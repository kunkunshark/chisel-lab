==> flow/design.v <==
module Tx(
  input        clock,
  input        reset,
  output       io_txd,
  output       io_channel_ready,
  input        io_channel_valid,
  input  [7:0] io_channel_bits
);
  reg [10:0] shiftReg;  
  reg [19:0] cntReg;  
  reg [3:0] bitsReg;  
  wire  _io_channel_ready_T = cntReg == 20'h0;  
  wire [9:0] shift = shiftReg[10:1];  
  wire [10:0] _shiftReg_T_1 = {1'h1,shift};  
  wire [3:0] _bitsReg_T_1 = bitsReg - 4'h1;  
  wire [10:0] _shiftReg_T_3 = {2'h3,io_channel_bits,1'h0};  
  wire [19:0] _cntReg_T_1 = cntReg - 20'h1;  
  assign io_txd = shiftReg[0];  
  assign io_channel_ready = cntReg == 20'h0 & bitsReg == 4'h0;  
  always @(posedge clock) begin
    if (reset) begin  
      shiftReg <= 11'h7ff;  
    end else if (_io_channel_ready_T) begin  
      if (bitsReg != 4'h0) begin  
        shiftReg <= _shiftReg_T_1;  
      end else if (io_channel_valid) begin  
        shiftReg <= _shiftReg_T_3;  
      end else begin
        shiftReg <= 11'h7ff;  
      end
    end
    if (reset) begin  
      cntReg <= 20'h0;  
    end else if (_io_channel_ready_T) begin  
      cntReg <= 20'h363;  
    end else begin
      cntReg <= _cntReg_T_1;  
    end
    if (reset) begin  
      bitsReg <= 4'h0;  
    end else if (_io_channel_ready_T) begin  
      if (bitsReg != 4'h0) begin  
        bitsReg <= _bitsReg_T_1;  
      end else if (io_channel_valid) begin  
        bitsReg <= 4'hb;  
      end
    end
  end
endmodule
module Buffer(
  input        clock,
  input        reset,
  input        io_out_ready,
  output       io_out_valid,
  output [7:0] io_out_bits
);
  reg  stateReg;  
  reg [7:0] dataReg;  
  wire  _io_in_ready_T = ~stateReg;  
  wire  _GEN_2 = io_out_ready ? 1'h0 : stateReg;  
  wire  _GEN_4 = _io_in_ready_T | _GEN_2;  
  assign io_out_valid = stateReg;  
  assign io_out_bits = dataReg;  
  always @(posedge clock) begin
    if (reset) begin  
      stateReg <= 1'h0;  
    end else begin
      stateReg <= _GEN_4;
    end
    if (reset) begin  
      dataReg <= 8'h0;  
    end else if (_io_in_ready_T) begin  
      dataReg <= 8'h30;
    end
  end
endmodule
module BufferedTx(
  input   clock,
  input   reset,
  output  io_txd
);
  wire  tx_clock;  
  wire  tx_reset;  
  wire  tx_io_txd;  
  wire  tx_io_channel_ready;  
  wire  tx_io_channel_valid;  
  wire [7:0] tx_io_channel_bits;  
  wire  buf__clock;  
  wire  buf__reset;  
  wire  buf__io_out_ready;  
  wire  buf__io_out_valid;  
  wire [7:0] buf__io_out_bits;  
  Tx tx (  
    .clock(tx_clock),
    .reset(tx_reset),
    .io_txd(tx_io_txd),
    .io_channel_ready(tx_io_channel_ready),
    .io_channel_valid(tx_io_channel_valid),
    .io_channel_bits(tx_io_channel_bits)
  );
  Buffer buf_ (  
    .clock(buf__clock),
    .reset(buf__reset),
    .io_out_ready(buf__io_out_ready),
    .io_out_valid(buf__io_out_valid),
    .io_out_bits(buf__io_out_bits)
  );
  assign io_txd = tx_io_txd;  
  assign tx_clock = clock;
  assign tx_reset = reset;
  assign tx_io_channel_valid = buf__io_out_valid;  
  assign tx_io_channel_bits = buf__io_out_bits;  
  assign buf__clock = clock;
  assign buf__reset = reset;
  assign buf__io_out_ready = tx_io_channel_ready;  
endmodule
module SerialPort(
  input   clock,
  input   reset,
  output  io_tx,
  output  io_led
);
  wire  uart_clock;  
  wire  uart_reset;  
  wire  uart_io_txd;  
  BufferedTx uart (  
    .clock(uart_clock),
    .reset(uart_reset),
    .io_txd(uart_io_txd)
  );
  assign io_tx = uart_io_txd;  
  assign io_led = 1'h1;  
  assign uart_clock = clock;
  assign uart_reset = reset;
endmodule
* From RTL to reports: SerialPort
Tool output for the design above, in the order of the flow.
Lines are those of the file above, counted from 1.
Cell names lack the library's common part.
Not given: n/a
- Top :: SerialPort
- Clock port :: clock
- Standard-cell library :: sky130hd
- Corner :: tt_025C_1v80

* Elaborated design
Yosys after proc, flatten, opt, wreduce and memory -nomap, before mapping. Memory bits, and registers merged into a memory's read port (data or address), are not among the register bits. Print and check cells are not counted. Equal cells are merged and count once.
- Multiplexer cells :: 6
- $add $sub $neg :: 2
- Reductions and logical operators :: 6
- Bitwise gates (word level) :: 3
** Operators with widths (number)
- 20-bit by 1-bit subtractor with 20-bit output with constant B :: 1
- 20-bit zero test :: 1
- 10-bit 2-to-1 mux :: 2
- 9-bit 2-to-1 mux :: 1
- 4-bit 2-to-1 mux :: 2
- 4-bit by 1-bit subtractor with 4-bit output with constant B :: 1
- 4-bit zero test :: 1
- 4-bit nonzero test :: 1
- 2-bit AND reduction :: 1
- 2-bit nonzero test :: 1
- 2-bit OR reduction :: 1
- 1-bit bitwise AND :: 1
- 1-bit OR :: 1
- 1-bit NOT :: 1
- 1-bit 2-to-1 mux :: 1
- Output and inout bits :: 2
- Bits of input ports :: 2
- Flip-flop bits (word level) :: 37
- Cells after elaboration :: 23

* Depth
Longest topological path by Yosys (ltp), each cell counted once; first at word level (registers and memories cut), then after technology mapping (sequential cells cut; the memories' decode and read muxes count).
- Depth after elaboration :: 4
- ABC_AREA :: 0
- Gate-level depth with buffers :: 8
- Gate-level depth less buffers :: 6

* Netlist
The flow's flattened synthesis, as Yosys stat reports it; memories are mapped. The netlist is that of the ABC_AREA named above (0 if unset); the other value can give another one.
- Cell count :: 187
- Flip-flop cells :: 35
- Buffers :: 10
- Synthesis area :: 1667.8 µm²
- Sequential area :: 700.7 µm²
** Cells by type
- dfxtp_1 :: number 35, area in all 700.672 µm²
- mux2i_1 :: number 9, area in all 90.086 µm²
- nor2_1 :: number 20, area in all 75.072 µm²
- a21oi_1 :: number 13, area in all 65.062 µm²
- xnor2_1 :: number 6, area in all 52.55 µm²
- xor2_1 :: number 6, area in all 52.55 µm²
- a211oi_1 :: number 6, area in all 45.043 µm²
- ha_1 :: number 3, area in all 37.536 µm²
- or4_1 :: number 5, area in all 37.536 µm²
- o21ai_0 :: number 7, area in all 35.034 µm²
- clkbuf_1 :: number 9, area in all 33.782 µm²
- a311oi_1 :: number 3, area in all 26.275 µm²
- inv_1 :: number 7, area in all 26.275 µm²
- nor4_2 :: number 2, area in all 25.024 µm²
- or3_1 :: number 4, area in all 25.024 µm²
- o31ai_1 :: number 3, area in all 22.522 µm²
- nand3_1 :: number 4, area in all 20.019 µm²
- nor3_1 :: number 4, area in all 20.019 µm²
Other cell types: 24; their cells: 41.
The figures by module come from a second, unflattened synthesis with its own total; it is not the netlist above.
- Cells (unflattened synthesis) :: 203
- Area total of the unflattened synthesis :: 1793.0 µm²
Rows give one instance, submodules left out.
** By module
- Tx :: area 1667.8 µm², seq. area 660.6 µm², cells 188, times used 1
- Buffer :: area 113.9 µm², seq. area 40.0 µm², cells 13, times used 1
- SerialPort :: area 11.3 µm², seq. area 0.0 µm², cells 2, times used 1
- BufferedTx :: area 0.0 µm², seq. area 0.0 µm², cells 0, times used 1

* Worst setup path after synthesis
OpenSTA on the mapped netlist: ideal clock, no wires. The path of least setup slack (recovery checks aside). Input and output delay are each 20% of the period. Register names are those of the netlist, which keeps one name where synthesis merged equal registers.
- Kind :: register to register
- Start :: register uart.tx.cntReg[9]
- End :: register uart.tx.cntReg[15]
- Required time :: 2.139 ns
- Path delay :: 1.881 ns
- Time at the first pin :: 0.000 ns
- Data arrival time :: 1.810 ns
- Buffers on the path :: 0
- Setup time :: 0.071 ns
- Driving pins on the path :: 5
- Clock period :: 2.21 ns
- Setup slack :: 0.329 ns
- Period reached after synthesis :: 1.881 ns
"path delay" is the arrival time less input delay plus setup time.
"driving pins on the path": output pins that drive a net of the path, with the launching flip-flop's if there is one; two outputs of one cell count as two.
"period reached after synthesis" = period - worst setup slack (recovery checks aside). The figure is calculated, with input and output delays left at 20% of the set period.
The rows between start and end are the longest chain of elaborated cells between them; the timing report does not say that the signal goes this way. Where chains are equally long, one stands for them.
Each line given opens the expression or statement behind the cell; cells for indexed reads and writes are added by Yosys, which also makes memories of some case tables.
At most two assigning lines are given for a register; there are more.
- Cells stage by stage :: dfxtp_1 -> or4_1 -> or4_1 -> or3_1 -> a21oi_1
- Length of the longest elaborated chain :: 2
- Elaborated cells between the ends (all ways) :: 3
- Those cells by class :: add/sub (1); reduce/logical (2)
** RTL lines, path post-synthesis
- start, declared :: line 10 : reg [19:0] cntReg;
- start, assigned :: line 33 : cntReg <= 20'h0;
- start, assigned :: line 37 : cntReg <= _cntReg_T_1;
- 20-bit zero test :: line 12 : wire  _io_channel_ready_T = cntReg == 20'h0;
- 2-bit OR reduction
- end, assigned :: line 33
- end, assigned :: line 37
- end, declared :: line 10

* Worst path after layout
From the final timing report of run 1: the path of least setup slack in the routed layout; clock arrival at registers is part of the times.
- Kind :: register to register
- Start :: register uart.tx.cntReg[7]
- End :: register uart.tx.cntReg[15]
- Driving pins on the path :: 5
- Data arrival time :: 2.13 ns
- Clock period :: 1.54 ns
- Buffers on the path :: 0
- Time at the first pin :: 0.29 ns
- Setup slack :: -0.36 ns
- Setup time :: 0.06 ns
- Required time :: 1.77 ns
The rows between start and end are the longest chain of elaborated cells between them; the timing report does not say that the signal goes this way. Where chains are equally long, one stands for them.
At most two assigning lines are given for a register; there are more.
- Cells stage by stage :: dfxtp_2 -> or4_4 -> or4_4 -> or3_4 -> a21oi_2
- Length of the longest elaborated chain :: 2
- Elaborated cells between the ends (all ways) :: 3
- Those cells by class :: add/sub (1); reduce/logical (2)
** RTL lines, path post-layout
- start, declared :: line 10 : reg [19:0] cntReg;
- start, assigned :: line 33 : cntReg <= 20'h0;
- start, assigned :: line 37 : cntReg <= _cntReg_T_1;
- 20-bit zero test :: line 12 : wire  _io_channel_ready_T = cntReg == 20'h0;
- 2-bit OR reduction
- end, assigned :: line 33
- end, assigned :: line 37
- end, declared :: line 10

Wiki page: SerialPort / flow data

Record of 2 stored runs of the RTL-to-layout flow on SerialPort, platform sky130hd. The runs are unordered. Constraints: input delay and output delay 20% of the set period each, output load 0.01 pF.
"achieved clock period" = clock period - worst setup slack. The figure is calculated, with input and output delays left at 20% of the set period.
"allowed time less slack (worst setup path)" means the part of the period allowed to the worst setup path (the constraints hold back 20% at inputs and 20% at outputs) less its slack; where the path has registers, the arrival times of their clocks count too.
By "overall power" is meant OpenSTA's value without simulated activity: inputs other than the clock are taken to toggle once in ten clock periods, and the tool carries that through the logic.

* Run 1
** Files
==> flow/run.sh <==
#!/bin/bash
# the make line also repeats the synthesis and layout settings of config.mk as NAME=value (left out here)
make -C /OpenROAD-flow-scripts/flow DESIGN_CONFIG=/design/flow/config.mk WORK_HOME=/design/flow/orfs CLKGATE_MAP_FILE= finish
==> flow/config.mk <==
export PLATFORM = sky130hd
export DESIGN_NAME = SerialPort
export DESIGN_NICKNAME = SerialPort
export VERILOG_FILES = /design/flow/design.v
export SDC_FILE = /design/flow/constraint.sdc
export NUM_CORES = 4
export LEC_CHECK = 0
export CAP_MARGIN = 20
export CORE_MARGIN = 2
export CORE_UTILIZATION = 40
export SLEW_MARGIN = 20
==> flow/constraint.sdc <==
create_clock -name core_clock -period 1.54 [get_ports {clock}]
set_input_delay 0.3080 -clock core_clock [delete_from_list [all_inputs] [get_ports {clock}]]
set_output_delay 0.3080 -clock core_clock [all_outputs]
set_load 0.01 [all_outputs]
** Results
- Worst hold slack after layout :: 0.519 ns
- Standard-cell area of the final layout :: 2700.1 µm²
- Allowed time less slack (worst setup path) :: 1.90 ns
- Worst path kind :: register to register
- Total negative slack :: -7.088 ns
- Setup slack of the critical path :: -0.355 ns
- Overall power :: 7.167 mW
- Full die area :: 4701.8 µm²
- Achieved clock period :: 1.895 ns
- Cell area after synthesis :: 1667.8 µm²
- Final design utilization :: 67.5 %

* Run 2
** Files
==> flow/run.sh <==
#!/bin/bash
# the make line also repeats the synthesis and layout settings of config.mk as NAME=value (left out here)
make -C /OpenROAD-flow-scripts/flow DESIGN_CONFIG=/design/flow/config.mk WORK_HOME=/design/flow/orfs CLKGATE_MAP_FILE= finish
==> flow/config.mk <==
export PLATFORM = sky130hd
export DESIGN_NAME = SerialPort
export DESIGN_NICKNAME = SerialPort
export VERILOG_FILES = /design/flow/design.v
export SDC_FILE = /design/flow/constraint.sdc
export NUM_CORES = 4
export LEC_CHECK = 0
export CAP_MARGIN = 20
export CORE_MARGIN = 6
export CORE_UTILIZATION = 51
export CTS_CLUSTER_SIZE = 17
export MAX_ROUTING_LAYER = met4
export MIN_ROUTING_LAYER = met1
export PLACE_DENSITY_LB_ADDON = 0.28
export SETUP_SLACK_MARGIN = 0.02
export SLEW_MARGIN = 20
==> flow/constraint.sdc <==
create_clock -name core_clock -period 1.83 [get_ports {clock}]
set_input_delay 0.3660 -clock core_clock [delete_from_list [all_inputs] [get_ports {clock}]]
set_output_delay 0.3660 -clock core_clock [all_outputs]
set_load 0.01 [all_outputs]
** Results
- Cell area after synthesis :: 1667.8 µm²
- Final design utilization :: 68.7 %
- Worst hold slack after layout :: 0.496 ns
- Full die area :: 4786.6 µm²
- Total negative slack :: -0.076 ns
- Overall power :: 4.307 mW
- Allowed time less slack (worst setup path) :: 1.91 ns
- Worst path kind :: register to register
- Standard-cell area of the final layout :: 2114.5 µm²
- Setup slack of the critical path :: -0.076 ns
- Achieved clock period :: 1.906 ns
